==> flow/design.v <==
`timescale 1ns / 1ps
module modify_pixel #(
    parameter PAGES = 2,
    parameter PNG_W = 64,
    parameter PNG_H = 64,
    parameter FRAME_W = 640,
    parameter FRAME_H = 480,
    parameter STRING_LENGTH = 60,
    parameter DATA_WIDTH = 24,
    parameter MSB_BPP = 8,
    parameter CHAR_ENCODING = 12
    ) (
    input [$clog2(PAGES*PNG_W*PNG_H)-1:0] pattern_addr,
    input [MSB_BPP-1:0] pix_font,
    input [DATA_WIDTH-1:0] char_color,
    input [CHAR_ENCODING-1:0] char_width, 
    input [CHAR_ENCODING-1:0] char_length, 
    input [MSB_BPP-1:0] pix_data,
    input pix_clk, fval, lval, dval,
    input [$clog2(FRAME_W-2):0] start_x,
    input [$clog2(FRAME_H-2):0] start_y,
    output reg [$clog2(PAGES*PNG_W*PNG_H)-1:0] scan_addr,
    output reg [DATA_WIDTH-1:0] pix_modified, 
    output enable_start,
    output reg [$clog2(STRING_LENGTH)-1:0] char_count,
    output reg fval_out, dval_out, lval_out
);
reg start = 1'b0;
integer line = 0, column = 0, pixel_count = 0;
parameter TOP_VALUE = 2**MSB_BPP - 1;
assign enable_start = start;
always @(posedge pix_clk) begin
    scan_addr <= pattern_addr;
    if (dval == 1) begin
        pixel_count <= pixel_count + 1;
        if ((start_y*FRAME_W + start_x-1 + line*FRAME_W == pixel_count) || start == 1'b1) begin
            start <= 1'b1; 
            if (start == 1'b1) begin
                if (column < char_width ) begin  
                    scan_addr <= pattern_addr + PNG_W*line + column;
                    pix_modified[DATA_WIDTH-1:DATA_WIDTH-MSB_BPP] <= (TOP_VALUE - pix_font)*pix_data/TOP_VALUE + char_color[DATA_WIDTH-1:DATA_WIDTH-MSB_BPP]*pix_font/TOP_VALUE;  
                    pix_modified[DATA_WIDTH-MSB_BPP-1:DATA_WIDTH-MSB_BPP*2] <= (TOP_VALUE - pix_font)*pix_data/TOP_VALUE + char_color[DATA_WIDTH-MSB_BPP-1:DATA_WIDTH-MSB_BPP*2]*pix_font/TOP_VALUE;  
                    pix_modified[DATA_WIDTH-2*MSB_BPP-1:DATA_WIDTH-MSB_BPP*3] <= (TOP_VALUE - pix_font)*pix_data/TOP_VALUE + char_color[DATA_WIDTH-2*MSB_BPP-1:DATA_WIDTH-MSB_BPP*3]*pix_font/TOP_VALUE;  
                    column <= column + 1; 
                end
                else if (column == char_width && line + 1 == char_length) begin  
                    start <= 1'b0;
                    line <= 0;
                    column <= 0;
                end
                else if (char_count + 1 == STRING_LENGTH) begin  
                    start <= 1'b0;
                    char_count <= 0;
                    column <= 0;
                    line <= line + 1;
                    scan_addr <= pattern_addr + PNG_W*line + column;
                    pix_modified[DATA_WIDTH-1:DATA_WIDTH-MSB_BPP] <= (TOP_VALUE - pix_font)*pix_data/TOP_VALUE + char_color[DATA_WIDTH-1:DATA_WIDTH-MSB_BPP]*pix_font/TOP_VALUE;  
                    pix_modified[DATA_WIDTH-MSB_BPP-1:DATA_WIDTH-MSB_BPP*2] <= (TOP_VALUE - pix_font)*pix_data/TOP_VALUE + char_color[DATA_WIDTH-MSB_BPP-1:DATA_WIDTH-MSB_BPP*2]*pix_font/TOP_VALUE;  
                    pix_modified[DATA_WIDTH-2*MSB_BPP-1:DATA_WIDTH-MSB_BPP*3] <= (TOP_VALUE - pix_font)*pix_data/TOP_VALUE + char_color[DATA_WIDTH-2*MSB_BPP-1:DATA_WIDTH-MSB_BPP*3]*pix_font/TOP_VALUE;  
                end
                else begin  
                    char_count <= char_count + 1;
                    column <= 0;
                    scan_addr <= pattern_addr + PNG_W*line + column;
                    pix_modified[DATA_WIDTH-1:DATA_WIDTH-MSB_BPP] <= (TOP_VALUE - pix_font)*pix_data/TOP_VALUE + char_color[DATA_WIDTH-1:DATA_WIDTH-MSB_BPP]*pix_font/TOP_VALUE;  
                    pix_modified[DATA_WIDTH-MSB_BPP-1:DATA_WIDTH-MSB_BPP*2] <= (TOP_VALUE - pix_font)*pix_data/TOP_VALUE + char_color[DATA_WIDTH-MSB_BPP-1:DATA_WIDTH-MSB_BPP*2]*pix_font/TOP_VALUE;  
                    pix_modified[DATA_WIDTH-2*MSB_BPP-1:DATA_WIDTH-MSB_BPP*3] <= (TOP_VALUE - pix_font)*pix_data/TOP_VALUE + char_color[DATA_WIDTH-2*MSB_BPP-1:DATA_WIDTH-MSB_BPP*3]*pix_font/TOP_VALUE;  
                end
            end
            else begin
                pix_modified <= {DATA_WIDTH/MSB_BPP{pix_data}};
            end  
        end
        else begin
            pix_modified <= {DATA_WIDTH/MSB_BPP{pix_data}};
        end
    end
    else begin
        pix_modified <= {DATA_WIDTH/MSB_BPP{pix_data}};
    end
    fval_out <= fval; dval_out <= dval; lval_out <= lval;
    if (fval == 0) begin 
        pixel_count <= 0;
        char_count <= 0;
        column <= 0;
        line <= 0;
    end
end
endmodule
# Reports on modify_pixel
# Tool output for the design above, in the order of the flow.
# Line numbers count from 1 in the design file above.
# The mark -- stands for no value.
# inputs
design,modify_pixel
clock,pix_clk
lib,sky130hd
pvt_corner,tt_025C_1v80

# Elaborated design
# Counts by Yosys on the flattened word-level netlist (proc, flatten, opt, wreduce; memories kept). Register bits leave out memories and registers merged into their read ports (data or address). Print and check cells are left out.
# op_classes
n_addsub,14
n_mul,6
div,4
compare,1
eq_ne,5
shifts,0
n_mux,26
bitwise,3
n_reduce_logical,8
# ops
operator,n
32-bit by 8-bit divider with 32-bit output with constant B,4
8-bit by 8-bit multiplier with 16-bit output,3
32-bit by 8-bit multiplier with 32-bit output,1
8-bit two-way mux,15
32-bit by 2-bit adder with 32-bit output with constant B,3
32-bit by 3-bit multiplier with 25-bit output with constant B,1
32-bit two-way mux,3
13-bit two-way mux,5
32-bit by 12-bit == test with 1-bit output,2
10-bit by 3-bit multiplier with 13-bit output with constant B,1
32-bit by 1-bit adder with 32-bit output with constant B,1
32-bit by 12-bit less-than comparator with 1-bit output,1
32-bit adder,1
32-bit == test,1
32-bit by 6-bit == test with 1-bit output with constant B,1
13-bit adder,2
8-bit adder,3
21-bit by 1-bit subtractor with 22-bit output with constant B,1
20-bit by 11-bit adder with 21-bit output,1
5-bit AND reduction,2
8-bit by 8-bit subtractor with 9-bit output with constant A,1
6-bit by 1-bit adder with 7-bit output with constant B,1
6-bit two-way mux,1
5-bit inequality test with constant B,1
1-bit NOT,3
3-bit AND reduction,1
2-bit AND reduction,1
2-bit nonzero test,1
# Not listed: further kinds 4, cells in them 5.
# word_totals
regBits,143
latch_bits,0
ramBits,0
romBits,0
clocked_rd_ports_x_width,0
memories,0
inputBits,102
out_inout_bits,47
elab_cells,77

# Depth
# Yosys ltp: most cells in a row. Word level: on the elaborated netlist, between registers, memories and ports. Mapped: between sequential cells and ports; inverters and the memories' decode and read muxes count.
# depth
ltp_word,9
ABC_AREA,0
mapped_depth,61
mapped_depth_nobuf,57

# Synthesis result
# Source: synth_stat.txt of the flow (Yosys; design flattened, memories mapped). It holds for the ABC_AREA given above (unset counts as 0); a run with the other value may have another netlist.
# The area totals of this step are shown rounded.
# synth_totals
cells,3597
synth_area_um2,28140
seq_area_um2,3113
flip_flops,143
n_buf,112
# types
cell_type,n,type_area_um2
sky130_fd_sc_hd__ha_1,316,3.95E+03
sky130_fd_sc_hd__fa_1,158,3.16E+03
sky130_fd_sc_hd__dfxtp_1,118,2.36E+03
sky130_fd_sc_hd__xnor2_1,249,2.18E+03
sky130_fd_sc_hd__nand2_1,317,1.19E+03
sky130_fd_sc_hd__inv_1,314,1178.63
sky130_fd_sc_hd__and2_1,182,1.14E+03
sky130_fd_sc_hd__a21oi_1,181,905.869
sky130_fd_sc_hd__nor2_1,208,780.749
sky130_fd_sc_hd__edfxtp_1,25,750.72
sky130_fd_sc_hd__xor2_1,82,718.189
sky130_fd_sc_hd__a21o_1,95,713.184
sky130_fd_sc_hd__o21ai_0,142,710.682
sky130_fd_sc_hd__nor2b_1,93,581.808
sky130_fd_sc_hd__nand3_1,115,575.552
sky130_fd_sc_hd__and3_1,66,412.896
sky130_fd_sc_hd__nor3_1,71,355.341
sky130_fd_sc_hd__clkbuf_1,93,349.085
# Not listed: further types 103, cells in them 772.

# Path before layout
# OpenSTA on the mapped netlist: ideal clock, no wires. The path of least setup slack (recovery checks aside). Input and output delay are each 20% of the period. Register names are those of the netlist, which keeps one name where synthesis merged equal registers.
# synth_timing
path_kind,input -> register
start,input pix_font[7]
end,register pix_modified[7]
clock_period_ns,14.5
input_delay_ns,2.900
setup_ns,0.267
t_first_pin_ns,2.900
t_arrival_ns,14.581
required_ns,14.233
setup_slack_ns,-0.347
delay_ns,11.948
path_stages,55
n_path_buf,4
synth_period_reached_ns,14.847
# "delay_ns" = arrival - input delay + setup time.
# "path_stages": output pins that drive a net of the path, with the launching flip-flop's if there is one; two outputs of one cell count as two.
# "synth_period_reached_ns" = period - worst setup slack (recovery checks aside). The figure is calculated, with input and output delays left at 20% of the set period.
# The rows between start and end are the longest chain of elaborated cells between them; the timing report does not say that the signal goes this way. Where chains are equally long, one stands for them.
# Each line given opens the expression or statement behind the cell; cells for indexed reads and writes are added by Yosys, which also makes memories of some case tables.
# At most two assigning lines are given for a register; there are more.
# synth_between
path_cell_list,sky130_fd_sc_hd__clkbuf_1 > sky130_fd_sc_hd__nand2_1 > sky130_fd_sc_hd__fa_1 > sky130_fd_sc_hd__fa_1 > sky130_fd_sc_hd__inv_1 > sky130_fd_sc_hd__fa_1 > sky130_fd_sc_hd__fa_1 > sky130_fd_sc_hd__ha_1 > sky130_fd_sc_hd__inv_1 > sky130_fd_sc_hd__o21bai_2 > sky130_fd_sc_hd__a21oi_2 > sky130_fd_sc_hd__o21a_1 > sky130_fd_sc_hd__o21a_4 > sky130_fd_sc_hd__o311ai_4 > sky130_fd_sc_hd__o211ai_4 > sky130_fd_sc_hd__inv_1 > sky130_fd_sc_hd__ha_1 > sky130_fd_sc_hd__nand2b_1 > [19 not listed] > sky130_fd_sc_hd__inv_1 > sky130_fd_sc_hd__a21oi_1 > sky130_fd_sc_hd__o211ai_2 > sky130_fd_sc_hd__nand3_1 > sky130_fd_sc_hd__a31o_2 > sky130_fd_sc_hd__nand4_2 > sky130_fd_sc_hd__xnor2_1 > sky130_fd_sc_hd__a311o_1 > sky130_fd_sc_hd__ha_1 > sky130_fd_sc_hd__a21o_1 > sky130_fd_sc_hd__a21o_1 > sky130_fd_sc_hd__a21o_1 > sky130_fd_sc_hd__a21oi_1 > sky130_fd_sc_hd__o21bai_1 > sky130_fd_sc_hd__a21oi_1 > sky130_fd_sc_hd__xor2_1 > sky130_fd_sc_hd__xnor2_1 > sky130_fd_sc_hd__o21ai_0
elab_chain_cells,9
cells_between,11
cone_classes,add/sub: 2; mul: 2; div: 2; mux: 5
# synth_lines
element,line_no,text
"start, declared",14,"input [MSB_BPP-1:0] pix_font,"
8-bit by 8-bit subtractor with 9-bit output,67,pix_modified[DATA_WIDTH-2*MSB_BPP-1:DATA_WIDTH-MSB_BPP*3] <= (TOP_VALUE - pix_font)*pix_data/TOP_VALUE + char_ ...
32-bit by 8-bit multiplier with 32-bit output,67,
32-bit by 8-bit divider with 32-bit output,67,
8-bit adder,67,
8-bit two-way mux,46,else if (column == char_width && line + 1 == char_length) begin
8-bit two-way mux,39,if (column < char_width ) begin
8-bit two-way mux,38,if (start == 1'b1) begin
8-bit two-way mux,36,if ((start_y*FRAME_W + start_x-1 + line*FRAME_W == pixel_count) || start == 1'b1) begin
8-bit two-way mux,34,if (dval == 1) begin
"end, assigned",43,pix_modified[DATA_WIDTH-2*MSB_BPP-1:DATA_WIDTH-MSB_BPP*3] <= (TOP_VALUE - pix_font)*pix_data/TOP_VALUE + char_ ...
"end, assigned",59,pix_modified[DATA_WIDTH-2*MSB_BPP-1:DATA_WIDTH-MSB_BPP*3] <= (TOP_VALUE - pix_font)*pix_data/TOP_VALUE + char_ ...
"end, declared",23,"output reg [DATA_WIDTH-1:0] pix_modified,"

# Timing after layout
# From the final timing report of flow run A: the path of least setup slack in the routed layout; clock arrival at registers is part of the times.
# layout_timing
path_kind,input -> register
start,input pix_font[4]
end,register pix_modified[15]
clock_period_ns,9.65
input_delay_ns,1.93
setup_ns,0.29
t_first_pin_ns,1.93
t_arrival_ns,13.38
required_ns,9.82
setup_slack_ns,-3.56
path_stages,55
n_path_buf,9
# The rows between start and end are the longest chain of elaborated cells between them; the timing report does not say that the signal goes this way. Where chains are equally long, one stands for them.
# At most two assigning lines are given for a register; there are more.
# layout_between
path_cell_list,sky130_fd_sc_hd__buf_8 > sky130_fd_sc_hd__buf_6 > sky130_fd_sc_hd__buf_6 > sky130_fd_sc_hd__buf_6 > sky130_fd_sc_hd__nand2b_4 > sky130_fd_sc_hd__fa_1 > sky130_fd_sc_hd__fa_1 > sky130_fd_sc_hd__inv_2 > sky130_fd_sc_hd__fa_1 > sky130_fd_sc_hd__inv_2 > sky130_fd_sc_hd__fa_2 > sky130_fd_sc_hd__inv_2 > sky130_fd_sc_hd__ha_4 > sky130_fd_sc_hd__o211ai_1 > sky130_fd_sc_hd__o21ai_2 > sky130_fd_sc_hd__buf_6 > sky130_fd_sc_hd__mux2i_4 > sky130_fd_sc_hd__a221o_1 > [19 not listed] > sky130_fd_sc_hd__o211a_4 > sky130_fd_sc_hd__nand2_1 > sky130_fd_sc_hd__a21oi_1 > sky130_fd_sc_hd__ha_1 > sky130_fd_sc_hd__nor3b_2 > sky130_fd_sc_hd__a311oi_1 > sky130_fd_sc_hd__a41o_1 > sky130_fd_sc_hd__o22ai_4 > sky130_fd_sc_hd__ha_2 > sky130_fd_sc_hd__a21o_1 > sky130_fd_sc_hd__a21o_1 > sky130_fd_sc_hd__a21o_1 > sky130_fd_sc_hd__a21oi_2 > sky130_fd_sc_hd__o21bai_1 > sky130_fd_sc_hd__a21oi_1 > sky130_fd_sc_hd__xnor2_1 > sky130_fd_sc_hd__xnor2_1 > sky130_fd_sc_hd__o21ai_0
elab_chain_cells,9
cells_between,11
cone_classes,add/sub: 2; mul: 2; div: 2; mux: 5
# layout_lines
element,line_no,text
"start, declared",14,"input [MSB_BPP-1:0] pix_font,"
8-bit by 8-bit subtractor with 9-bit output,66,pix_modified[DATA_WIDTH-MSB_BPP-1:DATA_WIDTH-MSB_BPP*2] <= (TOP_VALUE - pix_font)*pix_data/TOP_VALUE + char_co ...
32-bit by 8-bit multiplier with 32-bit output,66,
32-bit by 8-bit divider with 32-bit output,66,
8-bit adder,66,
8-bit two-way mux,46,else if (column == char_width && line + 1 == char_length) begin
8-bit two-way mux,39,if (column < char_width ) begin
8-bit two-way mux,38,if (start == 1'b1) begin
8-bit two-way mux,36,if ((start_y*FRAME_W + start_x-1 + line*FRAME_W == pixel_count) || start == 1'b1) begin
8-bit two-way mux,34,if (dval == 1) begin
"end, assigned",42,pix_modified[DATA_WIDTH-MSB_BPP-1:DATA_WIDTH-MSB_BPP*2] <= (TOP_VALUE - pix_font)*pix_data/TOP_VALUE + char_co ...
"end, assigned",58,pix_modified[DATA_WIDTH-MSB_BPP-1:DATA_WIDTH-MSB_BPP*2] <= (TOP_VALUE - pix_font)*pix_data/TOP_VALUE + char_co ...
"end, declared",23,"output reg [DATA_WIDTH-1:0] pix_modified,"

# Design modify_pixel on sky130hd. What follows are 2 stored runs of the flow, each under its own settings; their order means nothing. The constraints put input and output delay at 20% of the set period each and load the outputs with 0.01 pF.
# "achieved_period_ns" is the run's clock period less its worst setup slack. It is reckoned from that one timing run; input and output delays stay at 20% of the period that was set.
# "critical_path_time_ns": the worst setup path's part of the clock period (all of it between registers, 20% less for each end at a port) less its slack. A launch clock that arrives late makes it longer, a capture clock that arrives late makes it shorter.
# The results are shown rounded.
# Settings: -- = not set for that run.
item,flow run A,flow run B
period_ns,9.65,12.4
CORE_UTILIZATION,49,32
SETUP_SLACK_MARGIN,-0.19,1.17
PLACE_DENSITY,0.65,--
CORE_ASPECT_RATIO,0.82,--
TNS_END_PERCENT,50,--
CTS_CLUSTER_SIZE,62,20
CAP_MARGIN,10,20
SLEW_MARGIN,10,5
MIN_ROUTING_LAYER,met2,--
MAX_ROUTING_LAYER,met5,--
CORE_MARGIN,2,6
CELL_PAD_IN_SITES_GLOBAL_PLACEMENT,--,2
GPL_TIMING_DRIVEN,--,1
GPL_ROUTABILITY_DRIVEN,--,0
synthesis_area_um2,28140,28140
tns_ns,-75.69,-16.16
stdcell_area_um2,40490,41440
timing.setup.ws_ns,-3.555,-1.029
critical_path_time_ns,11.28,10.95
critical_path_kind,input -> register,input -> register
layout_utilization_pct,71.4,47.7
final_die_area_um2,59380,95210
hold_ws_ns,0.489,0.489
achieved_period_ns,13.205,13.429
